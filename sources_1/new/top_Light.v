==> flow/design.v <==
`timescale 1ns / 1ps
module Button_Controller(
    input i_clk,
    input i_button,
    input i_reset,
    output o_button
    );
    parameter PUSHED   = 1'b1,
              RELEASED = 1'b0,
              TRUE     = 1'b1,
              FALSE    = 1'b0;
    parameter DEBOUNCE = 500_000;  
    reg r_prevState = RELEASED;
    reg r_button;
    reg [31:0] r_counter = 0;
    assign o_button = r_button;
    always @(posedge i_clk or posedge i_reset) begin
        if (i_reset) begin
            r_button    <= FALSE;
            r_prevState <= RELEASED;
            r_counter   <= 0;
        end        
        else begin
            if ((i_button == PUSHED) && (r_prevState == RELEASED) && (r_counter <DEBOUNCE)) begin
                r_counter <= r_counter + 1;
                r_button <= FALSE;
            end
            else if ((i_button == PUSHED) && (r_prevState == RELEASED) && (r_counter == DEBOUNCE)) begin
                r_counter = 0;
                r_prevState <= PUSHED;
                r_button <= FALSE;
            end
             else if ((i_button == RELEASED) && (r_prevState == PUSHED) && (r_counter < DEBOUNCE)) begin
                r_counter <= r_counter + 1;
                r_button <= FALSE;
            end
            else if ((i_button == RELEASED) && (r_prevState == PUSHED) && (r_counter == DEBOUNCE)) begin
                r_counter = 0;
                r_prevState <= RELEASED;
                r_button <= TRUE;
            end
        else begin
            r_button <= FALSE;
        end
        end
    end
endmodule
`timescale 1ns / 1ps
module FSM_Light(
    input i_clk,
    input i_reset,
    input [1:0] i_OnOffSW,
    input [1:0] i_button,
    output [1:0] o_light
    );
    parameter S_LED_00 = 2'b00,   
              S_LED_01 = 2'b01,
              S_LED_10 = 2'b10,
              S_LED_11 = 2'b11;
    reg [1:0]curState, nextState;
    reg [1:0]r_light;
    assign o_light = r_light;
    always @(posedge i_clk or posedge i_reset) begin
        if (i_reset) curState <= S_LED_00;
        else         curState <= nextState;
    end
    always @(curState or i_button) begin
        case (curState)
            S_LED_00 : begin
                if (i_button[0])      nextState <= S_LED_01;
                else if (i_button[1]) nextState <= S_LED_11;
                else                  nextState <= S_LED_00;  
            end
            S_LED_01  : begin
                if (i_button[0])      nextState <= S_LED_10;
                else if (i_button[1]) nextState <= S_LED_00;
                else                  nextState <= S_LED_01;
            end
             S_LED_10  : begin
                if (i_button[0])      nextState <= S_LED_11;
                else if (i_button[1]) nextState <= S_LED_01;
                else                  nextState <= S_LED_10;
            end
             S_LED_11  : begin
                if (i_button[0])      nextState <= S_LED_00;
                else if (i_button[1]) nextState <= S_LED_10;
                else                  nextState <= S_LED_11;
            end
        endcase
    end
    always @(curState) begin
        r_light <= 2'bxx;  
        case (curState)
            S_LED_00 : r_light <= 2'b00;
            S_LED_01 : r_light <= 2'b01;
            S_LED_10 : r_light <= 2'b10;  
        endcase
    end
endmodule
`timescale 1ns / 1ps
module top_Light(
    input i_clk,
    input i_reset,
    input [1:0] i_button,
    output [1:0] o_light
 );
     wire [1:0] w_button;
    Button_Controller btn_ct1(
    .i_clk(i_clk),
    .i_button(i_button[0]),
    .i_reset(i_reset),
    .o_button(w_button[0])
    );
    Button_Controller btn_ct2(
    .i_clk(i_clk),
    .i_button(i_button[1]),
    .i_reset(i_reset),
    .o_button(w_button[1])
    );
    FSM_Light fsm(
    .i_clk(i_clk),
    .i_reset(i_reset),
    .i_button(w_button),
    .o_light(o_light)
    );
endmodule
# Tool chain data of top_Light
# The steps from the RTL of top_Light to its reports follow in flow order.
# Lines are those of the file above, counted from 1.
# Operators carry their Yosys type and port widths (W data, S select, Z words).
# The mark - stands for no value.
# setup
top	top_Light
clk_port	i_clk
lib	sky130hd
lib_corner	tt_025C_1v80

# After elaboration
# Counts by Yosys on the flattened word-level netlist (proc, flatten, opt, wreduce; memories kept). Register bits leave out memories and registers merged into their read ports (data or address). Print and check cells are left out.
# classes
muxes	32
compare	2
add_sub_neg	2
n_logic	6
eq_ne	7
n_reduce_logical	19
# ops
cell	n
$mux W32	8
$add A32 B1 Y32 const B	2
$lt A32 B19 Y1 const B	2
$eq A32 B19 Y1 const B	2
$mux W1	16
$logic_and A1 B1 Y1	12
$mux W2	6
$reduce_bool A4 Y1	2
$pmux W2 S4	1
$not A1 Y1	6
$reduce_and A3 Y1	2
$pmux W2 S3	1
$ne A2 B1 Y1 const B	2
$eq A2 B2 Y1 const B	2
$reduce_bool A2 Y1	2
$eq A2 B1 Y1 const B	1
$logic_not A2 Y1	1
# word_totals
reg_bits	70
inputBits	4
output_inout_bits	2
elab_cells	75

# Logic depth
# Longest topological path by Yosys (ltp), each cell counted once; first at word level (registers and memories cut), then after technology mapping (sequential cells cut; the memories' decode and read muxes count).
# logic_depth
depth_word	7
ABC_AREA	1
ltp_mapped	12
mapped_depth_nobuf	12

# Synthesis result
# The flow's flattened synthesis, as Yosys stat reports it; memories are mapped. The netlist is that of the ABC_AREA named above (0 if unset); the other value can give another one.
# mapped
n_buf	35
seq_area_um2	1803.0
flip_flops	72
synth_area_um2	3996.3
stdcells	525
# by_type
cell	n	area_total_um2
sky130_fd_sc_hd__dfrtp_1	71	1.78E+03
sky130_fd_sc_hd__nand2_1	147	551.779
sky130_fd_sc_hd__inv_1	64	240.23
sky130_fd_sc_hd__nor2_1	55	206.448
sky130_fd_sc_hd__nand3_1	38	190.182
sky130_fd_sc_hd__o2111ai_1	15	131.376
sky130_fd_sc_hd__clkbuf_1	30	112.608
sky130_fd_sc_hd__nand4_1	18	112.608
sky130_fd_sc_hd__xor2_1	10	87.584
sky130_fd_sc_hd__o21ai_0	13	65.062
sky130_fd_sc_hd__nor2_2	9	56.304
sky130_fd_sc_hd__nor3_1	11	55.053
sky130_fd_sc_hd__ha_1	4	50.048
sky130_fd_sc_hd__o211ai_1	6	45.043
sky130_fd_sc_hd__nor2_4	3	33.782
sky130_fd_sc_hd__nand3_2	3	30.029
sky130_fd_sc_hd__o2bb2ai_4	1	27.526
sky130_fd_sc_hd__dfstp_2	1	26.275
# Not listed: further types 19, cells in them 26.

# Path before layout
# OpenSTA on the mapped netlist: ideal clock, no wires. The path of least setup slack (recovery checks aside). Input and output delay are each 20% of the period. Register names are those of the netlist, which keeps one name where synthesis merged equal registers.
# synth_timing
kind	register to register
from	register btn_ct1.r_counter[22]
to	register btn_ct1.r_counter[5]
path_delay_ns	1.477
launch_ns	0.000
path_buffers	1
arrival_time_ns	1.358
path_stages	9
period_ns	2.03
required_ns	1.911
setup_time_ns	0.119
setup_slack_ns	0.553
period_less_setup_slack_ns	1.477
# "path_delay_ns" = arrival - input delay + setup time.
# "path_stages": output pins that drive a net of the path, with the launching flip-flop's if there is one; two outputs of one cell count as two.
# "period_less_setup_slack_ns" is the clock period less the worst setup slack; recovery checks do not enter. This is arithmetic on one report: input and output delays are still those of the set period (20% each).
# The rows between start and end are the longest chain of elaborated cells between them; the timing report does not say that the signal goes this way. Where chains are equally long, one stands for them.
# Each line given opens the expression or statement behind the cell; cells for indexed reads and writes are added by Yosys, which also makes memories of some case tables.
# A register here has more assigning lines than the two given.
# synth_between
path_cell_list	sky130_fd_sc_hd__dfrtp_1 > sky130_fd_sc_hd__nor3_1 > sky130_fd_sc_hd__nand2_1 > sky130_fd_sc_hd__nor2_4 > sky130_fd_sc_hd__buf_4 > sky130_fd_sc_hd__nand4_2 > sky130_fd_sc_hd__nand2_1 > sky130_fd_sc_hd__o21ai_0 > sky130_fd_sc_hd__and2_1
elab_chain_cells	6
cells_between	11
classes_between	1 x compare; 1 x eq/ne; 4 x mux; 5 x reduce/logical
# synth_lines
item	line	text
start, declared	15	reg [31:0] r_counter = 0;
start, assigned	25	r_counter <= r_counter + 1;
start, assigned	34	r_counter <= r_counter + 1;
$eq A32 B19 Y1	37	else if ((i_button == RELEASED) && (r_prevState == PUSHED) && (r_counter == DEBOUNCE)) begin
$logic_and A1 B1 Y1	37
$mux W32	37
$mux W32	33	else if ((i_button == RELEASED) && (r_prevState == PUSHED) && (r_counter < DEBOUNCE)) begin
$mux W32	28	else if ((i_button == PUSHED) && (r_prevState == RELEASED) && (r_counter == DEBOUNCE)) begin
$mux W32	24	if ((i_button == PUSHED) && (r_prevState == RELEASED) && (r_counter <DEBOUNCE)) begin
end, assigned	25
end, assigned	34
end, declared	15

# Worst path after layout
# Path of least setup slack in the final report of stored run 2 (OpenROAD, finished layout, wires in). Where an end is a register, its clock arrival counts in the times.
# layout_timing
kind	register to register
from	register btn_ct1.r_counter[0]
to	register btn_ct1.r_prevState
setup_time_ns	0.12
path_buffers	1
arrival_time_ns	1.82
period_ns	1.53
setup_slack_ns	-0.06
required_ns	1.76
launch_ns	0.36
path_stages	9
# The rows between start and end are the longest chain of elaborated cells between them; the timing report does not say that the signal goes this way. Where chains are equally long, one stands for them.
# A register here has more assigning lines than the two given.
# layout_between
path_cell_list	sky130_fd_sc_hd__dfrtp_1 > sky130_fd_sc_hd__inv_1 > sky130_fd_sc_hd__ha_1 > sky130_fd_sc_hd__nand4_1 > sky130_fd_sc_hd__nor2_2 > sky130_fd_sc_hd__buf_4 > sky130_fd_sc_hd__nand3_1 > sky130_fd_sc_hd__nand2_1 > sky130_fd_sc_hd__o21ai_0
elab_chain_cells	5
cells_between	13
classes_between	1 x compare; 2 x eq/ne; 3 x mux; 1 x logic; 6 x reduce/logical
# layout_lines
item	line	text
start, declared	15	reg [31:0] r_counter = 0;
start, assigned	25	r_counter <= r_counter + 1;
start, assigned	34	r_counter <= r_counter + 1;
$eq A32 B19 Y1	37	else if ((i_button == RELEASED) && (r_prevState == PUSHED) && (r_counter == DEBOUNCE)) begin
$logic_and A1 B1 Y1	37
$mux W1	37
$mux W1	33	else if ((i_button == RELEASED) && (r_prevState == PUSHED) && (r_counter < DEBOUNCE)) begin
$mux W1	28	else if ((i_button == PUSHED) && (r_prevState == RELEASED) && (r_counter == DEBOUNCE)) begin
end, assigned	20	r_prevState <= RELEASED;
end, assigned	30	r_prevState <= PUSHED;
end, declared	13	reg r_prevState = RELEASED;

==> runs of top_Light <==
Flow measurements of top_Light on sky130hd: 2 stored runs with different settings, listed in no order. Input and output delays are each 20% of the period that was set; the output load is 0.01 pF.
"final_power_uw": no workload was simulated; the value follows from the tool's default switching activity.

Stored run 1, flow files:
==> flow/run.sh <==
#!/bin/bash
# the make line also repeats the synthesis and layout settings of config.mk as NAME=value (left out here)
make -C /OpenROAD-flow-scripts/flow DESIGN_CONFIG=/design/flow/config.mk WORK_HOME=/design/flow/orfs CLKGATE_MAP_FILE= finish
==> flow/config.mk <==
export PLATFORM = sky130hd
export DESIGN_NAME = top_Light
export DESIGN_NICKNAME = top_Light
export VERILOG_FILES = /design/flow/design.v
export SDC_FILE = /design/flow/constraint.sdc
export NUM_CORES = 4
export LEC_CHECK = 0
export ABC_AREA = 1
export CAP_MARGIN = 20
export CELL_PAD_IN_SITES_DETAIL_PLACEMENT = 2
export CORE_MARGIN = 6
export CORE_UTILIZATION = 37
export CTS_CLUSTER_DIAMETER = 379
export MAX_ROUTING_LAYER = met5
export MIN_ROUTING_LAYER = met2
export PLACE_DENSITY = 0.67
export SLEW_MARGIN = 20
==> flow/constraint.sdc <==
create_clock -name core_clock -period 1.13 [get_ports {i_clk}]
set_input_delay 0.2260 -clock core_clock [delete_from_list [all_inputs] [get_ports {i_clk}]]
set_output_delay 0.2260 -clock core_clock [all_outputs]
set_load 0.01 [all_outputs]

Stored run 1: unfinished; error DPL-0033 in clock tree synthesis

Stored run 2, flow files:
==> flow/run.sh <==
#!/bin/bash
# the make line also repeats the synthesis and layout settings of config.mk as NAME=value (left out here)
make -C /OpenROAD-flow-scripts/flow DESIGN_CONFIG=/design/flow/config.mk WORK_HOME=/design/flow/orfs CLKGATE_MAP_FILE= finish
==> flow/config.mk <==
export PLATFORM = sky130hd
export DESIGN_NAME = top_Light
export DESIGN_NICKNAME = top_Light
export VERILOG_FILES = /design/flow/design.v
export SDC_FILE = /design/flow/constraint.sdc
export NUM_CORES = 4
export LEC_CHECK = 0
export ABC_AREA = 1
export CAP_MARGIN = 20
export CORE_MARGIN = 2
export CORE_UTILIZATION = 47
export CTS_CLUSTER_DIAMETER = 103
export GPL_TIMING_DRIVEN = 1
export PLACE_DENSITY = 0.62
export SETUP_SLACK_MARGIN = -0.11
export SLEW_MARGIN = 20
export TNS_END_PERCENT = 40
==> flow/constraint.sdc <==
create_clock -name core_clock -period 1.53 [get_ports {i_clk}]
set_input_delay 0.3060 -clock core_clock [delete_from_list [all_inputs] [get_ports {i_clk}]]
set_output_delay 0.3060 -clock core_clock [all_outputs]
set_load 0.01 [all_outputs]

==> results of stored run 2, as CSV <==
result,value
timing.setup.tns_ns,-0.588
synthesis_area_um2,3996.3
finalUtil_pct,62.1
total_die_area_um2,9256.4
final_power_uw,4927
layout_stdcell_area_um2,5102.4
worst_setup_slack_ns,-0.059
